==> flow/design.v <==
`timescale 1ns / 1ps
module mb8_td (mx1, my1, CLK, RST, sum1,carry1, mx_reg, my_reg);
parameter WIDTH=8;   
input wire [WIDTH-1:0] mx1;
input wire [WIDTH-1:0] my1;
input wire CLK;
input wire RST;
output reg [(2*WIDTH)-1:0] sum1;
output reg [(2*WIDTH)-1:0] carry1;
output reg [WIDTH-1:0] mx_reg;
output reg [WIDTH-1:0] my_reg;
wire [(2*WIDTH)-1:0] sum;
wire [(2*WIDTH)-1:0] carry;
always@ (posedge CLK)
begin
mx_reg<=mx1;
my_reg<=my1;
sum1<=sum;
carry1<=carry;
end
r4_mb8 uut0 (
		.mx(mx_reg), 
		.my(my_reg),
		.CLK(CLK), 
		.RST(RST), 
		.sum(sum),
		.carry(carry)
	);
endmodule
module r4_mb8 #(parameter WIDTH = 8)(
input signed [WIDTH-1:0] mx,
input signed [WIDTH-1:0] my,
input CLK,
input RST,
output signed [15:0] sum,
output signed [15:0] carry
);
parameter group_cnt=(WIDTH>>1); 
wire [group_cnt - 1:0] s;
wire [group_cnt - 1:0] d;
wire [group_cnt - 1:0] n;
wire [group_cnt - 1:0] nze;
wire [group_cnt - 1:0] pze;
wire [group_cnt - 1:0] e;
wire [WIDTH:0] epp2d[0:group_cnt - 1];
wire [9:0] fpp0;
wire [9:0] fpp1;
wire [9:0] fpp2;
wire [9:0] fpp3;
			booth_encoder b_e0(.x({mx[1], mx[0], 1'b0}), .single(s[0]), .double(d[0]),  .neg(n[0]), .pzero(pze[0]), .nzero(nze[0]));
			booth_encoder b_e1(.x({mx[3], mx[2], mx[1]}), .single(s[1]), .double(d[1]), .neg(n[1]), .pzero(pze[1]), .nzero(nze[1]));
			booth_encoder b_e2(.x({mx[5], mx[4], mx[3]}), .single(s[2]), .double(d[2]), .neg(n[2]), .pzero(pze[2]), .nzero(nze[2]));
	                booth_encoder b_e3(.x({mx[7], mx[6], mx[5]}), .single(s[3]), .double(d[3]), .neg(n[3]), .pzero(pze[3]), .nzero(nze[3]));
genvar i, j;
generate
    for (j = 0; j < group_cnt; j = j + 1) begin: b_selector 
			booth_selector bs(.double(d[j]), .shifted(1'b0), .single(s[j]), .y(my[0]), .neg(n[j]), .p(epp2d[j][0]));
			booth_selector bs0(.double(d[j]), .shifted(my[0]), .single(s[j]), .y(my[1]), .neg(n[j]), .p(epp2d[j][1]));
			booth_selector bs1(.double(d[j]), .shifted(my[1]), .single(s[j]), .y(my[2]), .neg(n[j]), .p(epp2d[j][2]));
			booth_selector bs2(.double(d[j]), .shifted(my[2]), .single(s[j]), .y(my[3]), .neg(n[j]), .p(epp2d[j][3]));
			booth_selector bs3(.double(d[j]), .shifted(my[3]), .single(s[j]), .y(my[4]), .neg(n[j]), .p(epp2d[j][4]));
			booth_selector bs4(.double(d[j]), .shifted(my[4]), .single(s[j]), .y(my[5]), .neg(n[j]), .p(epp2d[j][5]));
			booth_selector bs5(.double(d[j]), .shifted(my[5]), .single(s[j]), .y(my[6]), .neg(n[j]), .p(epp2d[j][6]));
			booth_selector bs6(.double(d[j]), .shifted(my[6]), .single(s[j]), .y(my[7]), .neg(n[j]), .p(epp2d[j][7]));
			booth_selector bs7(.double(d[j]), .shifted(my[7]), .single(s[j]), .y(my[7]), .neg(n[j]), .p(epp2d[j][8]));
end
endgenerate
assign e[0] = nze[0] ? 1'b0:(~(my[WIDTH-1] ^ n[0]) | pze[0]);
assign e[1] = nze[1] ? 1'b0:(~(my[WIDTH-1] ^ n[1]) | pze[1]);
assign e[2] = nze[2] ? 1'b0:(~(my[WIDTH-1] ^ n[2]) | pze[2]);
assign e[3] = nze[3] ? 1'b0:(~(my[WIDTH-1] ^ n[3]) | pze[3]);
assign fpp0 = {~e[0] , epp2d[0]};
assign fpp1 = {e[1] , epp2d[1]};
assign fpp2 = {e[2] , epp2d[2]};
assign fpp3 = {e[3] , epp2d[3]};
wire [15:0] SUM;
wire [14:0] CARRY; 
wire INT_SUM[29:0];
wire INT_CARRY[28:0];
HALF_ADDER HA0(.a(fpp0[0]), .b(n[0]) , .sum(INT_SUM[0]), .cout(INT_CARRY[0]));
assign SUM[0]=INT_SUM[0];
assign CARRY[0]=INT_CARRY[0];
assign INT_SUM[1]=fpp0[1];
assign SUM[1]=INT_SUM[1];
assign CARRY[1]=1'b0;
FULL_ADDER FA0(.a(fpp0[2]), .b(fpp1[0]), .cin(n[1]), .sum(INT_SUM[2]), .cout(INT_CARRY[1]));
assign SUM[2]=INT_SUM[2];
assign CARRY[2]=INT_CARRY[1];
HALF_ADDER HA1(.a(fpp0[3]), .b(fpp1[1]) , .sum(INT_SUM[3]), .cout(INT_CARRY[2]));
assign SUM[3]=INT_SUM[3];
assign CARRY[3]=INT_CARRY[2];
FULL_ADDER FA1(.a(fpp0[4]), .b(fpp1[2]), .cin(fpp2[0]), .sum(INT_SUM[4]), .cout(INT_CARRY[4]));
HALF_ADDER HA2(.a(INT_SUM[4]), .b(n[2]) , .sum(INT_SUM[5]), .cout(INT_CARRY[3]));
assign SUM[4]=INT_SUM[5];
assign CARRY[4]=INT_CARRY[3];
FULL_ADDER FA2(.a(fpp0[5]), .b(fpp1[3]), .cin(fpp2[1]), .sum(INT_SUM[6]), .cout(INT_CARRY[6]));
HALF_ADDER HA3(.a(INT_SUM[6]), .b(INT_CARRY[4]) , .sum(INT_SUM[7]), .cout(INT_CARRY[5]));
assign SUM[5]=INT_SUM[7];
assign CARRY[5]=INT_CARRY[5];
FULL_ADDER FA3(.a(fpp0[6]), .b(fpp1[4]), .cin(fpp2[2]), .sum(INT_SUM[8]), .cout(INT_CARRY[9]));
HALF_ADDER HA4(.a(fpp3[0]), .b(n[3]) , .sum(INT_SUM[9]), .cout(INT_CARRY[8]));
FULL_ADDER FA4(.a(INT_SUM[8]), .b(INT_SUM[9]), .cin(INT_CARRY[6]), .sum(INT_SUM[10]), .cout(INT_CARRY[7]));
assign SUM[6]=INT_SUM[10];
assign CARRY[6]=INT_CARRY[7];
FULL_ADDER FA5(.a(fpp0[7]), .b(fpp1[5]), .cin(fpp2[3]), .sum(INT_SUM[11]), .cout(INT_CARRY[12]));
HALF_ADDER HA5(.a(fpp3[1]), .b(INT_CARRY[8]) , .sum(INT_SUM[12]), .cout(INT_CARRY[11]));
FULL_ADDER FA6(.a(INT_SUM[11]), .b(INT_SUM[12]), .cin(INT_CARRY[9]), .sum(INT_SUM[13]), .cout(INT_CARRY[10]));
assign SUM[7]=INT_SUM[13];
assign CARRY[7]=INT_CARRY[10];
FULL_ADDER FA7(.a(fpp0[8]), .b(fpp1[6]), .cin(fpp2[4]), .sum(INT_SUM[14]), .cout(INT_CARRY[15]));
HALF_ADDER HA6(.a(fpp3[2]), .b(INT_CARRY[11]) , .sum(INT_SUM[15]), .cout(INT_CARRY[14]));
FULL_ADDER FA8(.a(INT_SUM[14]), .b(INT_SUM[15]), .cin(INT_CARRY[12]), .sum(INT_SUM[16]), .cout(INT_CARRY[13]));
assign SUM[8]=INT_SUM[16];
assign CARRY[8]=INT_CARRY[13];
FULL_ADDER FA9(.a(fpp0[9]), .b(fpp1[7]), .cin(fpp2[5]), .sum(INT_SUM[17]), .cout(INT_CARRY[18]));
HALF_ADDER HA7(.a(fpp3[3]), .b(INT_CARRY[14]) , .sum(INT_SUM[18]), .cout(INT_CARRY[17]));
FULL_ADDER FA10(.a(INT_SUM[17]), .b(INT_SUM[18]), .cin(INT_CARRY[15]), .sum(INT_SUM[19]), .cout(INT_CARRY[16]));
assign SUM[9]=INT_SUM[19];
assign CARRY[9]=INT_CARRY[16];
FULL_ADDER FA11(.a(~e[0]), .b(fpp1[8]), .cin(fpp2[6]), .sum(INT_SUM[20]), .cout(INT_CARRY[21]));
HALF_ADDER HA8(.a(fpp3[4]), .b(INT_CARRY[17]) , .sum(INT_SUM[21]), .cout(INT_CARRY[20]));
FULL_ADDER FA12(.a(INT_SUM[20]), .b(INT_SUM[21]), .cin(INT_CARRY[18]), .sum(INT_SUM[22]), .cout(INT_CARRY[19]));
assign SUM[10]=INT_SUM[22];
assign CARRY[10]=INT_CARRY[19];
FULL_ADDER FA13(.a(e[0]), .b(fpp1[9]), .cin(fpp2[7]), .sum(INT_SUM[23]), .cout(INT_CARRY[24]));
HALF_ADDER HA9(.a(fpp3[5]), .b(INT_CARRY[20]) , .sum(INT_SUM[24]), .cout(INT_CARRY[23]));
FULL_ADDER FA14(.a(INT_SUM[23]), .b(INT_SUM[24]), .cin(INT_CARRY[21]), .sum(INT_SUM[25]), .cout(INT_CARRY[22]));
assign SUM[11]=INT_SUM[25];
assign CARRY[11]=INT_CARRY[22];
FULL_ADDER FA15(.a(1'b1), .b(fpp2[8]), .cin(fpp3[6]), .sum(INT_SUM[26]), .cout(INT_CARRY[26]));
FULL_ADDER FA16(.a(INT_SUM[26]), .b(INT_CARRY[23]), .cin(INT_CARRY[24]), .sum(INT_SUM[27]), .cout(INT_CARRY[25]));
assign SUM[12]=INT_SUM[27];
assign CARRY[12]=INT_CARRY[25];
FULL_ADDER FA17(.a(fpp2[9]), .b(fpp3[7]), .cin(INT_CARRY[26]), .sum(INT_SUM[28]), .cout(INT_CARRY[27]));
assign SUM[13]=INT_SUM[28];
assign CARRY[13]=INT_CARRY[27];
HALF_ADDER HA10(.a(1'b1), .b(fpp3[8]), .sum(INT_SUM[29]), .cout(INT_CARRY[28]));
assign SUM[14]  =INT_SUM[29];
assign CARRY[14]=INT_CARRY[28];
assign SUM[15]=fpp3[9];
assign carry={CARRY,1'b0};
assign sum=SUM;
endmodule
module booth_encoder (x, single, double, neg, pzero,nzero);
input [2:0]x;
output single;
output  double;
output neg;
output pzero;
output nzero;
wire w0;
wire w1;
assign single = x[0] ^ x[1];
assign neg = x[2];
assign  w0 = ~(x[1] ^ x[2]);
assign  w1 = (x[0] ^ x[1]);
assign pzero = ~x[0] & ~x[1] & ~x[2];
assign nzero = x[0] & x[1] & x[2];
assign double =~(w0|w1);
endmodule
module booth_selector (double, shifted, single, y, neg, p);
input double;
input shifted;
input single;
input y;
input neg;
output p;
assign  p = (neg ^ ((y & single) | (shifted & double)));
endmodule
module FULL_ADDER ( a, b, cin, sum, cout );
input  a;
input  b;
input  cin;
output sum;
output cout;
   wire TMP;
   assign TMP = a ^ b;
   assign sum = TMP ^ cin;
   assign cout =  ~ (( ~ (TMP & cin)) & ( ~ (a & b)));
endmodule
module HALF_ADDER ( a, b, sum, cout );
input  a;
input  b;
output sum;
output cout;
   assign sum = a ^ b;
   assign cout = a & b;
endmodule
`timescale 1ns / 1ps
module mb8_top (mx1, my1, CLK, RST, sum1,carry1, mx2, my2);
parameter WIDTH=8;   
input wire [WIDTH-1:0] mx1;
input wire [WIDTH-1:0] my1;
input wire CLK;
input wire RST;
output wire[(2*WIDTH)-1:0] sum1;
output wire[(2*WIDTH)-1:0] carry1;
output reg [WIDTH-1:0] mx2;
output reg [WIDTH-1:0] my2;
wire [WIDTH-1:0] mx_reg;
wire [WIDTH-1:0] my_reg;
always@ (posedge CLK)  
begin
mx2<=mx_reg;
my2<=my_reg;
end
	 mb8_td uut (
		.mx1(mx1), 
		.my1(my1),
		.CLK(CLK), 
		.RST(RST),     
		.sum1(sum1),
		.carry1(carry1),
		.mx_reg(mx_reg),
		.my_reg(my_reg)
	);
endmodule
## From RTL to reports: mb8_top

The steps from the RTL of mb8_top to its reports follow in flow order.
Lines are those of the file above, counted from 1.
Cell names lack the library's common part.
The mark - stands for no value.

- Top module: mb8_top
- Clock: CLK
- Cell library: sky130hd
- Corner: tt_025C_1v80

## Elaborated design

Yosys after proc, flatten, opt, wreduce and memory -nomap, before mapping. Enables and synchronous resets that opt folds into registers are not counted as muxes. Memory bits, and registers merged into a memory's read port (data or address), are not among the register bits. Print and check cells are not counted. Equal cells are merged and count once.

- Flip-flop bits (word level): 62
- Bits in latches: 0
- Memory bits (writable): 0
- Memory bits (read-only): 0
- Word width x clocked read ports: 0
- Memory cells: 0
- Output and inout bits: 48
- Word-level cells: 357

- Add/subtract/negate cells: 0
- Multipliers: 0
- Div/mod/pow operators: 0
- $lt $le $gt $ge: 0
- Eq/ne operators: 0
- Shift-type cells: 0
- Multiplexer cells: 2
- Bitwise logic cells: 348
- Reductions and logical operators: 0

Operators with widths:

| kind | count |
|---|---|
| 1-bit bitwise AND | 140 |
| 1-bit XOR | 92 |
| 1-bit NOT | 76 |
| 1-bit bitwise OR | 40 |
| 1-bit 2-to-1 mux | 2 |

## Logic depth

Longest topological path by Yosys (ltp), each cell counted once; first at word level (registers and memories cut), then after technology mapping (sequential cells cut; the memories' decode and read muxes count).

- Depth after elaboration: 17
- ABC_AREA: 0
- Depth in mapped cells: 15

## Synthesis result

The flow's flattened synthesis, as Yosys stat reports it; memories are mapped. The netlist is that of the ABC_AREA named above (0 if unset); the other value can give another one.

Cells by type:

| type | count |
|---|---|
| dfxtp_1 | 62 |
| fa_1 | 16 |
| ha_1 | 17 |
| a211oi_1 | 14 |
| xor2_1 | 12 |
| inv_1 | 23 |
| mux2_2 | 7 |
| a221oi_1 | 8 |
| buf_2 | 13 |
| a21oi_1 | 12 |
| a22oi_1 | 6 |
| xnor2_1 | 5 |
| o21ai_0 | 8 |
| and2b_1 | 5 |
| buf_6 | 3 |
| nand2_1 | 8 |
| nor2_1 | 8 |
| o21ai_1 | 6 |

Not listed: further types 21, cells in them 32.

- Mapped cells: 265
- Synthesis area: 2,861.5 um^2
- Sequential area: 1,241.2 um^2
- Flip-flops: 62
- Buffers: 22

By module: a second synthesis without flattening, with its own total; a netlist apart from the flattened one above.

- Cell total of the unflattened synthesis: 247
- Area (unflattened synthesis): 3,146.8 um^2

Each row is one instance without its submodules.

Modules:

| module | times used | cells | area (um^2) | sequential area (um^2) |
|---|---|---|---|---|
| mb8_td | 1 | 48 | 960.9 | 960.9 |
| booth_selector | 36 | 2 | 21.3 | 0.0 |
| FULL_ADDER | 18 | 1 | 20.0 | 0.0 |
| r4_mb8 | 1 | 46 | 326.6 | 0.0 |
| mb8_top | 1 | 16 | 320.3 | 320.3 |
| booth_encoder | 4 | 9 | 68.8 | 0.0 |
| HALF_ADDER | 11 | 1 | 12.5 | 0.0 |

## Path before layout

OpenSTA on the mapped netlist: ideal clock, no wires. The path of least setup slack (recovery checks aside). Input and output delay are each 20% of the period. Register names are those of the netlist, which keeps one name where synthesis merged equal registers.

- Path type: flip-flop to flip-flop
- Start point: reg uut.mx_reg[5]
- End point: reg uut.sum1[11]
- Clock period: 2.93 ns
- Setup time: 0.110 ns
- Launch time at the first pin: 0.000 ns
- Arrival time: 3.036 ns
- Required time: 2.820 ns
- Setup slack: -0.216 ns
- Delay of the path: 3.146 ns
- Stages on the path: 16
- Path buffers: 2
- Synthesis period reached: 3.146 ns

"delay of the path" is the arrival time less input delay plus setup time.
"stages on the path": output pins that drive a net of the path, with the launching flip-flop's if there is one; two outputs of one cell count as two.
"synthesis period reached" is the clock period less the worst setup slack; recovery checks do not enter. This is arithmetic on one report: input and output delays are still those of the set period (20% each).
The rows between start and end are the longest chain of elaborated cells between them; the timing report does not say that the signal goes this way. Where chains are equally long, one stands for them.
Each line given opens the expression or statement behind the cell; cells for indexed reads and writes are added by Yosys, which also makes memories of some case tables.

- Cells stage by stage: dfxtp_1 -> buf_4 -> buf_6 -> inv_1 -> ha_1 -> and2b_1 -> a211oi_1 -> a221oi_1 -> ha_1 -> ha_1 -> ha_1 -> ha_1 -> ha_1 -> inv_1 -> fa_1 -> inv_1
- Cells in the longest elaborated chain: 13

Ends and longest elaborated chain, after synthesis:

| what | RTL line | RTL |
|---|---|---|
| from (decl) | 10 | `output reg [WIDTH-1:0] mx_reg;` |
| from (assign) | 16 | `mx_reg<=mx1;` |
| 1-bit XOR | 156 | `assign  w1 = (x[0] ^ x[1]);` |
| 1-bit bitwise OR | 159 | `assign double =~(w0\|w1);` |
| 1-bit NOT | 159 |  |
| 1-bit bitwise AND | 168 | `assign  p = (neg ^ ((y & single) \| (shifted & double)));` |
| 1-bit bitwise OR | 168 |  |
| 1-bit XOR | 168 |  |
| 1-bit bitwise AND (4 in a row) | 187 | `assign cout = a & b;` |
| 1-bit XOR | 186 | `assign sum = a ^ b;` |
| 1-bit XOR | 177 | `assign TMP = a ^ b;` |
| 1-bit XOR | 178 | `assign sum = TMP ^ cin;` |
| to (assign) | 18 | `sum1<=sum;` |
| to (decl) | 8 | `output reg [(2*WIDTH)-1:0] sum1;` |

## Worst path after layout

From the final timing report of stored run 1: the path of least setup slack in the routed layout; clock arrival at registers is part of the times.

- Path type: flip-flop to flip-flop
- Start point: reg uut.mx_reg[5]
- End point: reg uut.sum1[11]
- Clock period: 2.1 ns
- Setup time: 0.10 ns
- Launch time at the first pin: 0.34 ns
- Arrival time: 2.86 ns
- Required time: 2.34 ns
- Setup slack: -0.53 ns
- Stages on the path: 14
- Path buffers: 0

The rows between start and end are the longest chain of elaborated cells between them; the timing report does not say that the signal goes this way. Where chains are equally long, one stands for them.

- Cells stage by stage: dfxtp_2 -> inv_4 -> ha_4 -> and2b_1 -> a211oi_2 -> a221oi_2 -> ha_2 -> ha_4 -> ha_4 -> ha_4 -> ha_4 -> inv_2 -> fa_1 -> inv_1
- Cells in the longest elaborated chain: 13

Ends and longest elaborated chain, post-layout:

| what | RTL line | RTL |
|---|---|---|
| from (decl) | 10 | `output reg [WIDTH-1:0] mx_reg;` |
| from (assign) | 16 | `mx_reg<=mx1;` |
| 1-bit XOR | 156 | `assign  w1 = (x[0] ^ x[1]);` |
| 1-bit bitwise OR | 159 | `assign double =~(w0\|w1);` |
| 1-bit NOT | 159 |  |
| 1-bit bitwise AND | 168 | `assign  p = (neg ^ ((y & single) \| (shifted & double)));` |
| 1-bit bitwise OR | 168 |  |
| 1-bit XOR | 168 |  |
| 1-bit bitwise AND (4 in a row) | 187 | `assign cout = a & b;` |
| 1-bit XOR | 186 | `assign sum = a ^ b;` |
| 1-bit XOR | 177 | `assign TMP = a ^ b;` |
| 1-bit XOR | 178 | `assign sum = TMP ^ cin;` |
| to (assign) | 18 | `sum1<=sum;` |
| to (decl) | 8 | `output reg [(2*WIDTH)-1:0] sum1;` |

Subject: mb8_top on sky130hd, stored results

Hello all,

Stored flow runs of mb8_top (2 of them; Yosys, OpenROAD, sky130hd). They differ in their settings and are not a sequence. Constraints: input delay and output delay 20% of the set period each, output load 0.01 pF.
By "achieved period" is meant the clock period of the run minus its worst setup slack. This is arithmetic on one report: input and output delays are still those of the set period (20% each).
"worst path time": the worst setup path's part of the clock period (all of it between registers, 20% less for each end at a port) less its slack. A launch clock that arrives late makes it longer, a capture clock that arrives late makes it shorter.
"total power of the final layout" is the tool's figure for a default switching activity; nothing was simulated.

### Stored run 1

Settings: `period_ns=2.1`, `CORE_UTILIZATION=55`, `PLACE_DENSITY=0.74`, `ABC_AREA=0`, `GPL_ROUTABILITY_DRIVEN=1`, `CTS_CLUSTER_SIZE=85`, `CAP_MARGIN=0`, `SLEW_MARGIN=35`, `CORE_MARGIN=2`

- Worst slack on setup checks: -0.529 ns
- Total power of the final layout: 0.003868 W
- Yosys chip area after synthesis: 2,861.5 um^2
- Post-layout utilization: 0.875
- Total negative slack on setup checks: -3.712 ns
- Die area: 5,795.8 um^2
- Standard-cell area after layout: 4,439.3 um^2
- Achieved period: 2.629 ns
- Worst path time: 2.63 ns
- Critical path kind: flip-flop to flip-flop
- Post-route worst hold slack: 0.453 ns

### Stored run 2

Settings: `period_ns=6.15`, `CORE_UTILIZATION=17`, `SETUP_SLACK_MARGIN=1.71`, `CELL_PAD_IN_SITES_GLOBAL_PLACEMENT=3`, `CELL_PAD_IN_SITES_DETAIL_PLACEMENT=1`, `GPL_ROUTABILITY_DRIVEN=0`, `CTS_CLUSTER_SIZE=76`, `CTS_CLUSTER_DIAMETER=259`, `CAP_MARGIN=20`, `CORE_MARGIN=2`, `SLEW_MARGIN=20`

- Worst slack on setup checks: 2.050 ns
- Total power of the final layout: 0.00132 W
- Yosys chip area after synthesis: 2,861.5 um^2
- Post-layout utilization: 0.236
- Total negative slack on setup checks: 0.000 ns
- Die area: 17,886.4 um^2
- Standard-cell area after layout: 3,895.0 um^2
- Achieved period: 4.100 ns
- Worst path time: 4.10 ns
- Critical path kind: flip-flop to flip-flop
- Post-route worst hold slack: 0.422 ns

Thanks
